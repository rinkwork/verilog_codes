==> flow/design.v <==
module mac(
    input signed [7:0]a,b,
    input clk,aclr,
    output signed [15:0]out
);
wire signed [15:0]adder_out,mul_out;
reg signed [15:0]reg_out;
assign adder_out = (a * b) + reg_out;
always @(posedge clk or posedge aclr) begin
    if(aclr) 
        reg_out = 16'h0000;
    else 
        reg_out = adder_out;
end
assign out = reg_out;
endmodule
From RTL to reports: mac
What the tools print for mac, step after step. Line numbers count from 1 in the design file above. Library cell names are shortened. The mark n/a stands for no value.

Design top: mac. Clock: clk. Cell library: sky130hd. Timing corner: tt_025C_1v80.

Elaborated design
Counts by Yosys on the flattened word-level netlist (proc, flatten, opt, wreduce; memories kept). Register bits leave out memories and registers merged into their read ports (data or address); mux counts leave out enables and synchronous resets folded into registers. Print and check cells are left out. Cells with the same type and inputs are merged into one.

For word-level cells the number is 3. For input port bits the number is 18. The figure for register bits after elaboration is 16. For output and inout bits the number is 16.

For multipliers the number is 1. The figure for add/sub/neg operators is 1.

Operator list (count): 8-bit by 8-bit multiplier with 16-bit output (1); 16-bit adder (1).

Depth
Yosys ltp: most cells in a row. Word level: on the elaborated netlist, between registers, memories and ports. Mapped: between sequential cells and ports; inverters and the memories' decode and read muxes count.

The figure for depth after elaboration is 2. ABC_AREA: 0. For gate-level depth with buffers the number is 17. For depth with buffers taken out the number is 17.

After synthesis
Source: synth_stat.txt of the flow (Yosys; design flattened, memories mapped). It holds for the ABC_AREA given above (unset counts as 0); a run with the other value may have another netlist.

Cells by type: fa_1 (count 71, total area 1.42E+03 µm²); ha_1 (count 37, total area 462.944 µm²); dfrtp_1 (count 16, total area 400.384 µm²); inv_1 (count 71, total area 266.506 µm²); and2_1 (count 32, total area 200.192 µm²); xnor2_1 (count 17, total area 148.893 µm²); nand2_1 (count 26, total area 97.594 µm²); a21oi_1 (count 6, total area 30.029 µm²); nor2_1 (count 8, total area 30.029 µm²); xor2_1 (count 3, total area 26.275 µm²); o21ai_0 (count 5, total area 25.024 µm²); o21bai_1 (count 3, total area 22.522 µm²); o21bai_4 (count 1, total area 18.768 µm²); or3_1 (count 3, total area 18.768 µm²); a21oi_2 (count 2, total area 17.517 µm²); a21o_1 (count 2, total area 15.014 µm²); o21a_1 (count 2, total area 15.014 µm²); o211ai_2 (count 1, total area 12.512 µm²).

Not listed: further types 12, cells in them 12.

The figure for sequential part of the area is 400.4 µm². For buffer cells the number is 1. For mapped cells the number is 318. The entry for mapped flip-flops reads 16. The entry for cell area after synthesis reads 3304.4 µm².

Timing after synthesis
Path of least setup slack by OpenSTA after synthesis, without wires, with an ideal clock, recovery checks aside; 20% of the period is set as input and as output delay. Where synthesis merged equal registers, the netlist keeps one of their names.

Path kind: input port to flip-flop. From: input b[0]. To: register reg_out[11]. For launch time at the first pin the number is 1.340 ns. For clock period the number is 6.7 ns. Under arrival time stands 5.328 ns. Required time: 6.569 ns. The figure for external input delay is 1.340 ns. Path delay: 4.119 ns. The entry for path buffers reads 0. The entry for path slack reads 1.241 ns. Setup time: 0.131 ns. Stages on the path: 14. The entry for synthesis period reached reads 5.459 ns.

"path delay" = arrival - input delay + setup time. "stages on the path": output pins that drive a net of the path, with the launching flip-flop's if there is one; two outputs of one cell count as two. "synthesis period reached" = period - worst setup slack (recovery checks aside). The figure is calculated, with input and output delays left at 20% of the set period. The rows between start and end are the longest chain of elaborated cells between them; the timing report does not say that the signal goes this way. Where chains are equally long, one stands for them. Each line given opens the expression or statement behind the cell; cells for indexed reads and writes are added by Yosys, which also makes memories of some case tables.

Cells stage by stage: and2_1 -> inv_1 -> fa_1 -> inv_1 -> fa_1 -> fa_1 -> fa_1 -> fa_1 -> ha_1 -> o21ai_0 -> o21bai_1 -> a21oi_1 -> o21ai_0 -> xor2_1. Under cells in the longest elaborated chain stands 2. For elaborated cells on any way between the ends the number is 2. For source lines of those cells the number is 1. Those cells by class: 1 x add/sub; 1 x mul.

RTL lines, path post-synthesis: start: declaration (line 2) `input signed [7:0]a,b,`; 8-bit by 8-bit multiplier with 16-bit output (line 8) `assign adder_out = (a * b) + reg_out;`; 16-bit adder (line 8); end: assignment (line 11) `reg_out = 16'h0000;`; end: assignment (line 13) `reg_out = adder_out;`; end: declaration (line 7) `reg signed [15:0]reg_out;`.

Path in the finished layout
From the final timing report of stored run 1: the path of least setup slack in the routed layout; clock arrival at registers is part of the times.

Path kind: input port to flip-flop. From: input b[5]. To: register reg_out[14]. The entry for path slack reads -0.01 ns. Setup time: 0.08 ns. Stages on the path: 13. For launch time at the first pin the number is 0.92 ns. For clock period the number is 4.6 ns. The entry for path buffers reads 2. Under arrival time stands 4.79 ns. The figure for external input delay is 0.92 ns. Required time: 4.77 ns.

The rows between start and end are the longest chain of elaborated cells between them; the timing report does not say that the signal goes this way. Where chains are equally long, one stands for them.

Cells stage by stage: buf_4 -> buf_4 -> and2_1 -> fa_1 -> fa_2 -> fa_1 -> fa_1 -> ha_1 -> ha_2 -> or3_4 -> o21bai_4 -> a211o_1 -> o211ai_2. Under cells in the longest elaborated chain stands 2. For elaborated cells on any way between the ends the number is 2. For source lines of those cells the number is 1. Those cells by class: 1 x add/sub; 1 x mul.

RTL lines, path post-layout: start: declaration (line 2) `input signed [7:0]a,b,`; 8-bit by 8-bit multiplier with 16-bit output (line 8) `assign adder_out = (a * b) + reg_out;`; 16-bit adder (line 8); end: assignment (line 11) `reg_out = 16'h0000;`; end: assignment (line 13) `reg_out = adder_out;`; end: declaration (line 7) `reg signed [15:0]reg_out;`.

Appendix: measured runs

Module mac, platform sky130hd: 2 stored runs of the flow (Yosys, OpenROAD) with differing settings, in no particular order. Input and output delays are each 20% of the period that was set; the output load is 0.01 pF. "reached clock period": clock period set for the run, less the worst setup slack. It is reckoned from that one timing run; input and output delays stay at 20% of the period that was set. "critical setup path time" means the part of the period allowed to the worst setup path (the constraints hold back 20% at inputs and 20% at outputs) less its slack; where the path has registers, the arrival times of their clocks count too.

Files of stored run 1:
==> flow/run.sh <==
#!/bin/bash
# the make line also repeats the synthesis and layout settings of config.mk as NAME=value (left out here)
make -C /OpenROAD-flow-scripts/flow DESIGN_CONFIG=/design/flow/config.mk WORK_HOME=/design/flow/orfs CLKGATE_MAP_FILE= finish
==> flow/config.mk <==
export PLATFORM = sky130hd
export DESIGN_NAME = mac
export DESIGN_NICKNAME = mac
export VERILOG_FILES = /design/flow/design.v
export SDC_FILE = /design/flow/constraint.sdc
export NUM_CORES = 4
export LEC_CHECK = 0
export CAP_MARGIN = 20
export CELL_PAD_IN_SITES_GLOBAL_PLACEMENT = 0
export CORE_ASPECT_RATIO = 1.49
export CORE_MARGIN = 2
export CORE_UTILIZATION = 20
export MAX_ROUTING_LAYER = met5
export PLACE_DENSITY_LB_ADDON = 0.29
export SLEW_MARGIN = 20
export TNS_END_PERCENT = 5
==> flow/constraint.sdc <==
create_clock -name core_clock -period 4.6 [get_ports {clk}]
set_input_delay 0.9200 -clock core_clock [delete_from_list [all_inputs] [get_ports {clk}]]
set_output_delay 0.9200 -clock core_clock [all_outputs]
set_load 0.01 [all_outputs]

Results of stored run 1. The utilization of the finished layout is 29.2%. The measured critical setup path time is 3.69 ns. Kind of the worst setup path: input port to flip-flop. The worst setup slack after layout comes to -0.014 ns. The standard-cell area after layout is 4740.8 µm². The measured die outline area is 17586.4 µm². The post-route worst hold slack reads 0.507 ns. The reached clock period reads 4.614 ns. The cell area after synthesis is 3304.4 µm².

Files of stored run 2:
==> flow/run.sh <==
#!/bin/bash
# the make line also repeats the synthesis and layout settings of config.mk as NAME=value (left out here)
make -C /OpenROAD-flow-scripts/flow DESIGN_CONFIG=/design/flow/config.mk WORK_HOME=/design/flow/orfs CLKGATE_MAP_FILE= finish
==> flow/config.mk <==
export PLATFORM = sky130hd
export DESIGN_NAME = mac
export DESIGN_NICKNAME = mac
export VERILOG_FILES = /design/flow/design.v
export SDC_FILE = /design/flow/constraint.sdc
export NUM_CORES = 4
export LEC_CHECK = 0
export ABC_AREA = 1
export CAP_MARGIN = 20
export CORE_MARGIN = 2
export CORE_UTILIZATION = 33
export CTS_CLUSTER_DIAMETER = 239
export GPL_ROUTABILITY_DRIVEN = 0
export GPL_TIMING_DRIVEN = 1
export PLACE_DENSITY_LB_ADDON = 0.2
export SETUP_SLACK_MARGIN = 0.22
export SLEW_MARGIN = 20
==> flow/constraint.sdc <==
create_clock -name core_clock -period 5.2 [get_ports {clk}]
set_input_delay 1.0400 -clock core_clock [delete_from_list [all_inputs] [get_ports {clk}]]
set_output_delay 1.0400 -clock core_clock [all_outputs]
set_load 0.01 [all_outputs]

Results of stored run 2. The utilization of the finished layout is 44.0%. The measured critical setup path time is 3.79 ns. Kind of the worst setup path: input port to flip-flop. The worst setup slack after layout comes to 0.374 ns. The standard-cell area after layout is 4561.9 µm². The measured die outline area is 11531.5 µm². The post-route worst hold slack reads 0.516 ns. The reached clock period reads 4.826 ns. The cell area after synthesis is 3527.1 µm².
